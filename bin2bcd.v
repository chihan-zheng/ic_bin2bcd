==> flow/design.v <==
module bcdadd(
    input wire [3:0] add1a, add10a, add100a,
    input wire [3:0] add1b, add10b, add100b,
    output wire [15:0] sum
);
wire cin1, cin10, cin100;    
wire [4:0] res1, res10, res100;   
wire [3:0] sum1, sum10, sum100;    
assign res1 = add1a + add1b + 4'd0;       
assign {cin1, sum1} = (res1 > 4'd9)? (res1 + 4'd6) : res1;     
assign res10 = add10a + add10b + cin1;
assign {cin10, sum10} = (res10 > 4'd9)? (res10 + 4'd6) : res10;
assign res100 = add100a + add100b + cin10;
assign {cin100, sum100} = (res100 > 4'd9)? (res100 + 4'd6) : res100;
assign sum = {3'b0, cin100, sum100, sum10, sum1};
endmodule
module bcdunit #(
    parameter BIT = 4'b0    
) (
    input wire bin,      
    input wire [15:0] sum_i,       
    output wire [15:0] sum_o        
);
wire [3:0] add1, add10, add100;         
assign add1 = bin? (
                    (BIT == 4'd4)? 6 :
                    (BIT == 4'd5)? 2 :
                    (BIT == 4'd6)? 4 :
                    (BIT == 4'd7)? 8 : 
                    (BIT == 4'd8)? 6 :
                    (BIT == 4'd9)? 2 : 4'd0   
                    ) : 4'd0;
assign add10 = bin? (
                     (BIT == 4'd4)? 1 :
                     (BIT == 4'd5)? 3 :
                     (BIT == 4'd6)? 6 :
                     (BIT == 4'd7)? 2 : 
                     (BIT == 4'd8)? 5 :
                     (BIT == 4'd9)? 1 : 4'd0   
                    ) : 4'd0;
assign add100 = bin? (
                     (BIT == 4'd4)? 0 :
                     (BIT == 4'd5)? 0 :
                     (BIT == 4'd6)? 0 :
                     (BIT == 4'd7)? 1 : 
                     (BIT == 4'd8)? 2 :
                     (BIT == 4'd9)? 5 : 4'd0   
                    ) : 4'd0;
bcdadd bcdadd01( 
    .add1a (add1),
    .add10a (add10),
    .add100a (add100),
    .add1b (sum_i[3:0]),
    .add10b (sum_i[7:4]),
    .add100b (sum_i[11:8]),
    .sum (sum_o)
);
endmodule
module bin2bcd(
    input wire clk, rstn,
    input wire [10:0] bin,     
    input wire bin_vld,     
    output wire [16:0] bcd,       
    output wire bcd_vld      
);
reg [10:0] din_pipe[5:0];       
reg [15:0] res[6:0];      
wire [9:0] din_abs;      
wire [15:0] sum_pipe[6:0];     
wire [4:0] sum0;    
reg vld_pipe[5:0];       
assign din_abs = (bin_vld)? ((bin[10])? (~bin[9:0] + 'd1) : bin[9:0])       
                            : 10'd0; 
assign sum0 = (din_abs[3:0] > 'd9)? (din_abs[3:0] + 4'd6) : din_abs;
assign sum_pipe[0] = {11'b0, sum0};
generate
    genvar i;
    for (i = 0; i < 6; i = i + 1) begin : gen_bcd
        always @(posedge clk or negedge rstn) begin
            if(!rstn)
                din_pipe[i] <= 'd0;
            else if(i == 0) 
                din_pipe[i] <= {bin[10], din_abs};
            else
                din_pipe[i] <= din_pipe[i-1];  
        end
        always @(posedge clk or negedge rstn) begin
            if(!rstn)
                res[i] <= 'd0;
            else
                res[i] <= sum_pipe[i]; 
        end
        bcdunit #(
            .BIT (i + 4)
        ) bcdunit01(
            .bin (din_pipe[i][i+4]),
            .sum_i (res[i]),
            .sum_o (sum_pipe[i+1])
        );
        always @(posedge clk or negedge rstn) begin
            if(!rstn)
                vld_pipe[i] <= 'd0;
            else if(i == 0)
                vld_pipe[i] <= bin_vld;
            else 
                vld_pipe[i] <= vld_pipe[i-1];
        end
end
endgenerate
assign bcd = vld_pipe[5]?   {din_pipe[5][10], sum_pipe[6]}: 'd0;       
assign bcd_vld = vld_pipe[5];          
endmodule
## Step by step through the tools: bin2bcd

Tool output for the design above, in the order of the flow.
Line numbers count from 1 in the design file above.
Cell names lack the library's common part.
The mark n/a stands for no value.

| design | value |
|---|---|
| top module | bin2bcd |
| clock | clk |
| cell library | sky130hd |
| library corner | tt_025C_1v80 |

## After elaboration

Counts by Yosys on the flattened word-level netlist (proc, flatten, opt, wreduce). Print and check cells are left out. Cells with the same type and inputs are merged into one.

| bit counts | value |
|---|---|
| bits in registers | 137 |
| input bits | 14 |
| output and inout port bits | 18 |
| elaborated cells | 121 |

| operators by class | value |
|---|---|
| $add $sub $neg | 46 |
| order comparisons | 19 |
| multiplexer cells | 37 |
| bitwise operators | 1 |

Operators by type and width:

| operator | count |
|---|---|
| > comparator 5 x 4 -> 1 bit (second input constant) | 17 |
| two-way mux 5 bit | 14 |
| adder 5 x 3 -> 5 bit (second input constant) | 13 |
| adder 5 x 1 -> 5 bit | 9 |
| adder 3 x 4 -> 5 bit | 6 |
| adder 2 x 4 -> 5 bit | 5 |
| two-way mux 4 bit | 6 |
| two-way mux 10 bit | 2 |
| two-way mux 3 bit | 6 |
| two-way mux 17 bit | 1 |
| adder 4 x 3 -> 4 bit (second input constant) | 4 |
| adder 4 x 1 -> 5 bit | 3 |
| adder 1 x 4 -> 5 bit | 2 |
| adder 10 x 1 -> 10 bit (second input constant) | 1 |
| NOT 10 bit | 1 |
| two-way mux 2 bit | 5 |
| adder 4 x 3 -> 5 bit (second input constant) | 1 |
| adder 4 x 4 -> 5 bit | 1 |
| adder 1 x 3 -> 4 bit (second input constant) | 1 |
| > comparator 1 x 4 -> 1 bit (second input constant) | 1 |
| > comparator 4 bit (second input constant) | 1 |
| two-way mux 1 bit | 3 |

## Longest topological paths

Yosys ltp: most cells in a row. Word level: on the elaborated netlist, between registers, memories and ports. Mapped: between sequential cells and ports; inverters and the memories' decode and read muxes count.

| depth | value |
|---|---|
| depth in word-level cells | 11 |
| ABC_AREA | 0 |
| depth in mapped cells | 24 |

## After synthesis

Yosys stat after the flow's synthesis: flattened, memories mapped to cells. It holds for the ABC_AREA given above (unset counts as 0); a run with the other value may have another netlist.
Totals and module areas in this step are rounded.

| mapped netlist | value |
|---|---|
| cells in the netlist | 412 |
| mapped area | 4,510 sq um |
| sequential part of the area | 2,030 sq um |
| mapped flip-flops | 81 |
| buffer cells | 7 |

Cells by type:

| type | count | total area (sq um) |
|---|---|---|
| dfrtp_1 | 81 | 2.03E+03 |
| ha_1 | 40 | 500.48 |
| fa_1 | 14 | 280.269 |
| inv_1 | 51 | 191.434 |
| xnor2_1 | 16 | 140.134 |
| nand2_1 | 24 | 90.086 |
| xor2_1 | 10 | 87.584 |
| mux2i_1 | 8 | 80.077 |
| o21ai_0 | 16 | 80.077 |
| and2_1 | 12 | 75.072 |
| o31ai_1 | 8 | 60.058 |
| nor2_1 | 14 | 52.55 |
| nand3_1 | 10 | 50.048 |
| a21o_1 | 6 | 45.043 |
| o21ai_1 | 9 | 45.043 |
| a21oi_1 | 8 | 40.038 |
| nand2b_1 | 6 | 37.536 |
| nor2b_1 | 6 | 37.536 |

Other cell types: 42; their cells: 73.
By module: a second synthesis without flattening, with its own total; a netlist apart from the flattened one above.

| unflattened totals | value |
|---|---|
| cell total of the unflattened synthesis | 844 |
| area (unflattened synthesis) | 8,870 sq um |

Each row is one instance without its submodules.

By module:

| module | times used | cells | area (sq um) |
|---|---|---|---|
| bcdadd | 6 | 109 | 908 |
| bin2bcd | 1 | 184 | 3,400 |
| bcdunit #(BIT=4) | 1 | 1 | 3.8 |
| bcdunit #(BIT=5) | 1 | 1 | 3.8 |
| bcdunit #(BIT=6) | 1 | 1 | 3.8 |
| bcdunit #(BIT=7) | 1 | 1 | 3.8 |
| bcdunit #(BIT=8) | 1 | 1 | 3.8 |
| bcdunit #(BIT=9) | 1 | 1 | 3.8 |

## Timing after synthesis

Path of least setup slack by OpenSTA after synthesis, without wires, with an ideal clock, recovery checks aside; 20% of the period is set as input and as output delay. Where synthesis merged equal registers, the netlist keeps one of their names.

| timing path post-synthesis | value |
|---|---|
| kind | register to output |
| start | register din_pipe[5][9] |
| end | output port bcd[9] |
| period | 5.83 ns |
| launch time at the first pin | 0.000 ns |
| arrival time | 4.325 ns |
| data required time | 4.664 ns |
| setup slack | 0.339 ns |
| path delay | 4.325 ns |
| stages | 21 |
| period reached after synthesis | 5.491 ns |

"path delay" = arrival - input delay + setup time.
A path that ends at an output port has no setup time.
"stages" counts driving pins, that of a launching flip-flop among them; a cell with two outputs on the path counts twice.
"period reached after synthesis" is the clock period less the worst setup slack; recovery checks do not enter. This is arithmetic on one report: input and output delays are still those of the set period (20% each).
Between the ends stands the longest chain of elaborated cells between them, by number of cells; it is not shown to be the way that was timed. Of several equally long chains one is given.
A line is the first line of the expression or statement that the cell stems from. Yosys adds cells for indexed reads and writes and turns some case tables into memories.

| on the way, post-synthesis | value |
|---|---|
| cell sequence | dfrtp_1 > ha_1 > ha_1 > inv_1 > ha_1 > nand2b_1 > mux2_2 > fa_1 > nand3b_1 > xnor2_1 > o311ai_0 > fa_1 > inv_1 > ha_1 > xor2_1 > inv_1 > ha_1 > inv_1 > ha_1 > nand3_1 > o21ai_0 |
| cells in the longest elaborated chain | 11 |
| elaborated cells on any way between the ends | 18 |
| classes of those cells | 8 x add/sub; 3 x compare; 7 x mux |

RTL lines, path post-synthesis:

| item | line | RTL |
|---|---|---|
| from (decl) | 66 | `reg [10:0] din_pipe[5:0];` |
| from (assign) | 81 | `din_pipe[i] <= 'd0;` |
| from (assign) | 85 | `din_pipe[i] <= din_pipe[i-1];` |
| two-way mux 2 bit | 25 | `assign add1 = bin? (` |
| adder 2 x 4 -> 5 bit | 9 | `assign res1 = add1a + add1b + 4'd0;` |
| adder 5 x 3 -> 5 bit | 10 | `assign {cin1, sum1} = (res1 > 4'd9)? (res1 + 4'd6) : res1;` |
| two-way mux 5 bit | 10 |  |
| adder 5 x 1 -> 5 bit | 11 | `assign res10 = add10a + add10b + cin1;` |
| adder 5 x 3 -> 5 bit | 12 | `assign {cin10, sum10} = (res10 > 4'd9)? (res10 + 4'd6) : res10;` |
| two-way mux 5 bit | 12 |  |
| adder 5 x 1 -> 5 bit | 13 | `assign res100 = add100a + add100b + cin10;` |
| adder 5 x 3 -> 5 bit | 14 | `assign {cin100, sum100} = (res100 > 4'd9)? (res100 + 4'd6) : res100;` |
| two-way mux 5 bit | 14 |  |
| two-way mux 17 bit | 110 | `assign bcd = vld_pipe[5]?   {din_pipe[5][10], sum_pipe[6]}: 'd0;` |
| to (decl) | 63 | `output wire [16:0] bcd,` |

## Path in the finished layout

From the final timing report of job 2: the path of least setup slack in the routed layout; clock arrival at registers is part of the times.

| timing path after layout | value |
|---|---|
| kind | register to output |
| start | register din_pipe[5][9] |
| end | output port bcd[10] |
| period | 8.99 ns |
| launch time at the first pin | 0.33 ns |
| arrival time | 5.48 ns |
| data required time | 7.19 ns |
| setup slack | 1.71 ns |
| stages | 22 |

Between the ends stands the longest chain of elaborated cells between them, by number of cells; it is not shown to be the way that was timed. Of several equally long chains one is given.

| on the way, after layout | value |
|---|---|
| cell sequence | dfrtp_1 > ha_1 > ha_1 > inv_1 > ha_1 > nand2b_1 > mux2_2 > fa_1 > nand3b_1 > xnor2_1 > o311ai_0 > fa_1 > inv_1 > ha_1 > xor2_1 > inv_1 > ha_1 > inv_1 > ha_1 > o211ai_1 > nor2_1 > clkdlybuf4s50_1 |
| cells in the longest elaborated chain | 11 |
| elaborated cells on any way between the ends | 18 |
| classes of those cells | 8 x add/sub; 3 x compare; 7 x mux |

RTL lines, path after layout:

| item | line | RTL |
|---|---|---|
| from (decl) | 66 | `reg [10:0] din_pipe[5:0];` |
| from (assign) | 81 | `din_pipe[i] <= 'd0;` |
| from (assign) | 85 | `din_pipe[i] <= din_pipe[i-1];` |
| two-way mux 2 bit | 25 | `assign add1 = bin? (` |
| adder 2 x 4 -> 5 bit | 9 | `assign res1 = add1a + add1b + 4'd0;` |
| adder 5 x 3 -> 5 bit | 10 | `assign {cin1, sum1} = (res1 > 4'd9)? (res1 + 4'd6) : res1;` |
| two-way mux 5 bit | 10 |  |
| adder 5 x 1 -> 5 bit | 11 | `assign res10 = add10a + add10b + cin1;` |
| adder 5 x 3 -> 5 bit | 12 | `assign {cin10, sum10} = (res10 > 4'd9)? (res10 + 4'd6) : res10;` |
| two-way mux 5 bit | 12 |  |
| adder 5 x 1 -> 5 bit | 13 | `assign res100 = add100a + add100b + cin10;` |
| adder 5 x 3 -> 5 bit | 14 | `assign {cin100, sum100} = (res100 > 4'd9)? (res100 + 4'd6) : res100;` |
| two-way mux 5 bit | 14 |  |
| two-way mux 17 bit | 110 | `assign bcd = vld_pipe[5]?   {din_pipe[5][10], sum_pipe[6]}: 'd0;` |
| to (decl) | 63 | `output wire [16:0] bcd,` |

Below are 2 stored runs of the flow (Yosys, OpenROAD; platform sky130hd) on bin2bcd, each with its settings and what was measured, unordered. Constraints: input delay and output delay 20% of the set period each, output load 0.01 pF.
"period achieved": clock period set for the run, less the worst setup slack. It is reckoned from that one timing run; input and output delays stay at 20% of the period that was set.
"critical path time" = time allowed to the worst setup path (clock period - input delay - output delay, where it has them) - its slack; a late launch clock adds to it, a late capture clock takes from it.
"total power of the final layout" is the tool's figure for a default switching activity; nothing was simulated.
The results are shown rounded.

#### Job 1

| setting | value |
|---|---|
| period_ns | `8.09` |
| CORE_UTILIZATION | `70` |
| PLACE_DENSITY_LB_ADDON | `0.07` |
| CORE_MARGIN | `3` |
| CELL_PAD_IN_SITES_GLOBAL_PLACEMENT | `0` |
| CELL_PAD_IN_SITES_DETAIL_PLACEMENT | `2` |
| CTS_CLUSTER_DIAMETER | `310` |
| CAP_MARGIN | `35` |
| MAX_ROUTING_LAYER | `met5` |
| SLEW_MARGIN | `20` |

Stopped before the end: placement reported DPL-0033.

#### Job 2

| setting | value |
|---|---|
| period_ns | `8.99` |
| CORE_UTILIZATION | `67` |
| CORE_MARGIN | `9` |
| ABC_AREA | `0` |
| GPL_ROUTABILITY_DRIVEN | `0` |
| SLEW_MARGIN | `40` |
| MIN_ROUTING_LAYER | `met1` |
| MAX_ROUTING_LAYER | `met5` |
| CAP_MARGIN | `20` |

| result | value |
|---|---|
| total power of the final layout | 1,550 uW |
| die footprint | 10,000 sq um |
| critical path time | 5.48 ns |
| worst setup path kind | register to output |
| setup slack of the worst path | 1.71 ns |
| worst hold slack in the final report | 0.338 ns |
| period achieved | 7.279 ns |
| sum of negative setup slack | 0.000 ns |
| utilization after layout | 0.785 |
| synthesized cell area | 4,510 sq um |
